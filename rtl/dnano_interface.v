==> flow/design.v <==
module dnano_interface (
  button_n, dip, leds,
  haddr,      
  busy,       
  wr_enable,  
  wr_data,    
  rd_enable,   
  rd_data,     
  rd_rdy,     
  rd_ack,     
  rst_n, clk
);
parameter HADDR_WIDTH = 24;
localparam DOUBlE_CLICK_WAIT = 19;
localparam LED_BLINK = 20;
input        button_n;
input  [3:0] dip;
output [7:0] leds;
output [HADDR_WIDTH-1:0]   haddr;
reg [HADDR_WIDTH-1:0]   haddr_count;
output [15:0]              wr_data;
input  [15:0]              rd_data;
input                      busy;
output                     rd_enable;
input                      rd_rdy;
output                     rd_ack;
output                     wr_enable;
input                      rst_n;
input                      clk;
wire  [15:0]              wr_data;
reg   [15:0]              rd_data_r;
reg   [LED_BLINK-1:0]     led_cnt;
wire  [7:0]               leds;
wire                      wr_enable;
reg                       rd_ack_r;
wire  dbl_clck_rst_n;
assign dbl_clck_rst_n = rst_n & ~busy;
parameter VALUE = 42435;
assign wr_data = VALUE; 
assign leds = rd_data_r[15:8]; 
assign haddr  = haddr_count;
assign rd_ack = rd_ack_r;
assign wr_enable = led_cnt[0];
assign rd_enable = ~led_cnt[0];
always @ (posedge clk) 
 if (~rst_n) 
  led_cnt <= {LED_BLINK{1'b0}};
 else
	begin
		led_cnt <= led_cnt + 1'b1;
		haddr_count <= haddr_count + 1'b1;
	end
always @ (posedge clk)
 if (~rst_n)
   begin
   rd_data_r <= 16'b0;
   rd_ack_r <= 1'b0;
   end
 else
   begin   
   rd_ack_r <= rd_rdy;
   if (rd_rdy)
     rd_data_r <= rd_data;
   else 
     rd_data_r <= rd_data_r;
   end
endmodule
==> Reports on dnano_interface <==
The steps from the RTL of dnano_interface to its reports follow in flow order.
Line numbers count from 1 in the design file above.
Operators: Yosys type, input widths -> output width; for muxes data width and select width s.
Library cell names are shortened.
{ "design": {"top": "dnano_interface", "clock": "clk", "cell_library": "sky130hd", "corner": "tt_025C_1v80"} }

==> After elaboration <==
Source: Yosys, flattened and elaborated, memories not mapped. Widths are those after wreduce; folded enables and synchronous resets count as part of the registers. Registers that Yosys merges into a memory's read port (data or address) are not register bits. Print and check cells do not count. Equal cells are merged and count once.
{ "bits": {"register_bits": 61, "latchBits": 0, "ramBits": 0, "mem_bits_ro": 0, "clocked_rd_ports_x_width": 0, "memories": 0, "out_inout_bits": 51, "wordCells": 7} }
{ "op_classes": {"addsub": 2, "mul": 0, "div_mod_pow": 0, "cmp": 0, "equal": 0, "shift": 0, "muxes": 0, "logic": 1, "reduce_and_logical": 0} }
{ "op_table": {"columns": ["operator", "count"], "rows": [
  ["$add 24x1->24 const B", 1],
  ["$add 20x1->20 const B", 1],
  ["$not 1->1", 1]
]} }

==> Depth <==
Longest topological path by Yosys (ltp), each cell counted once; first at word level (registers and memories cut), then after technology mapping (sequential cells cut; the memories' decode and read muxes count).
{ "depth": {"ltp_word": 1, "abc_area": 0, "depth_mapped": 5, "depth_no_buf": 5} }

==> After synthesis <==
Source: synth_stat.txt of the flow (Yosys; design flattened, memories mapped). It holds for the ABC_AREA given above (unset counts as 0); a run with the other value may have another netlist.
Totals and module areas in this step are rounded.
{ "by_type": {"columns": ["cell_type", "count", "type_area_um2"], "rows": [
  ["edfxtp_1", 24, 720.691],
  ["dfxtp_1", 10, 200.192],
  ["xnor2_1", 17, 148.893],
  ["buf_4", 17, 127.622],
  ["mux2i_1", 8, 80.077],
  ["nor2b_1", 9, 56.304],
  ["nand3_1", 9, 45.043],
  ["xor2_1", 5, 43.792],
  ["nand4_1", 6, 37.536],
  ["nor3_4", 2, 32.531],
  ["nand4bb_4", 1, 27.526],
  ["and3_1", 4, 25.024],
  ["nand4_4", 1, 21.27],
  ["nor2_1", 5, 18.768],
  ["inv_1", 4, 15.014],
  ["nand2_1", 4, 15.014],
  ["ha_1", 1, 12.512],
  ["and4_4", 1, 11.261]
]} }
Not listed: further types 4, cells in them 5.
{ "synth_totals": {"stdcells": 133, "area_um2": 1670, "seqArea_um2": 921, "ff_cells": 34, "buf_cells": 18} }

==> Timing after synthesis <==
Source: OpenSTA report_checks on the synthesized netlist (no wires, ideal clock, input and output delay 20% of the period each), path of least setup slack; recovery checks are left aside. Register names are those of the netlist, which keeps one name where synthesis merged equal registers.
{ "synth_timing": {"path_type": "register to register", "startpoint": "register haddr_count[0]", "endpoint": "register haddr_count[20]", "clock_period_ns": 1.91, "setup_ns": 0.261, "launch_ns": 0.000, "t_arrival_ns": 1.377, "t_required_ns": 1.649, "setup_slack_ns": 0.272, "delay_ns": 1.638, "driving_pins": 6, "path_buffers": 0, "period_less_setup_slack_ns": 1.638} }
"delay_ns" = arrival - input delay + setup time.
"driving_pins": output pins that drive a net of the path, with the launching flip-flop's if there is one; two outputs of one cell count as two.
"period_less_setup_slack_ns" = period - worst setup slack (recovery checks aside). The figure is calculated, with input and output delays left at 20% of the set period.
The rows between start and end are the longest chain of elaborated cells between them; the timing report does not say that the signal goes this way. Where chains are equally long, one stands for them.
Each line given opens the expression or statement behind the cell; cells for indexed reads and writes are added by Yosys, which also makes memories of some case tables.
{ "synth_via": {"cell_sequence": "edfxtp_1 > ha_1 > nand3_1 > nor3_4 > nand4_1 > xnor2_1", "elab_chain_cells": 1} }
{ "synth_lines": {"columns": ["item", "line", "rtl"], "rows": [
  ["start, declared", 20, "reg [HADDR_WIDTH-1:0]   haddr_count;"],
  ["start, assigned", 51, "haddr_count <= haddr_count + 1'b1;"],
  ["$add 24x1->24", 51, null],
  ["end, assigned", 51, null],
  ["end, declared", 20, null]
]} }

==> Timing after layout <==
Path of least setup slack in the final report of run 1 (OpenROAD, finished layout, wires in). Where an end is a register, its clock arrival counts in the times.
{ "layout_timing": {"path_type": "register to register", "startpoint": "register haddr_count[1]", "endpoint": "register haddr_count[22]", "clock_period_ns": 1.4, "setup_ns": 0.24, "launch_ns": 0.28, "t_arrival_ns": 1.56, "t_required_ns": 1.44, "setup_slack_ns": -0.13, "driving_pins": 8, "path_buffers": 2} }
The rows between start and end are the longest chain of elaborated cells between them; the timing report does not say that the signal goes this way. Where chains are equally long, one stands for them.
{ "layout_via": {"cell_sequence": "edfxtp_1 > buf_6 > ha_4 > nand3_4 > nor3_4 > buf_6 > nand4_1 > xnor2_1", "elab_chain_cells": 1} }
{ "layout_lines": {"columns": ["item", "line", "rtl"], "rows": [
  ["start, declared", 20, "reg [HADDR_WIDTH-1:0]   haddr_count;"],
  ["start, assigned", 51, "haddr_count <= haddr_count + 1'b1;"],
  ["$add 24x1->24", 51, null],
  ["end, assigned", 51, null],
  ["end, declared", 20, null]
]} }

## Implementation results

Measured results for dnano_interface: 2 stored runs of the Yosys and OpenROAD flow on sky130hd. The settings differ; the order carries no meaning. The constraints put input and output delay at 20% of the set period each and load the outputs with 0.01 pF.
"achieved_period_ns" is the run's clock period less its worst setup slack. It is reckoned from that one timing run; input and output delays stay at 20% of the period that was set.
By "timing.worst_path_ns" is meant the share of the clock period that the worst setup path is allowed (20% is reserved at inputs, 20% at outputs), minus its slack. Clock arrival times at its registers enter into it.
"power_uw" rests on the timing tool's default activity at the inputs, not on a simulated workload.
Values from the reports are rounded here.
[
  {
    "run": "run 1",
    "settings": { "period_ns": 1.4, "CAP_MARGIN": 20, "CORE_MARGIN": 2, "CORE_UTILIZATION": 40, "SLEW_MARGIN": 20 },
    "results": { "worst_hold_slack_ns": 0.431, "final_setup_ws_ns": -0.125, "setup_tns_ns": -1.04, "finalUtil_pct": 64.0, "ys_area_um2": 1670, "timing.worst_path_ns": 1.53, "worst_setup_path_type": "register to register", "cell_area_final_um2": 2560, "achieved_period_ns": 1.525, "power_uw": 2400, "die_footprint_um2": 4700 }
  },
  {
    "run": "run 2",
    "settings": { "period_ns": 1.9, "CORE_UTILIZATION": 53, "PLACE_DENSITY_LB_ADDON": 0.0, "CORE_MARGIN": 7, "CELL_PAD_IN_SITES_GLOBAL_PLACEMENT": 0, "TNS_END_PERCENT": 95, "CTS_CLUSTER_SIZE": 52, "MAX_ROUTING_LAYER": "met5", "CAP_MARGIN": 20, "SLEW_MARGIN": 20 },
    "results": { "worst_hold_slack_ns": 0.445, "cell_area_final_um2": 2180, "ys_area_um2": 1670, "timing.worst_path_ns": 1.41, "worst_setup_path_type": "register to output", "achieved_period_ns": 1.791, "finalUtil_pct": 72.0, "die_footprint_um2": 4910, "power_uw": 1570, "final_setup_ws_ns": 0.109, "setup_tns_ns": 0.000 }
  }
]
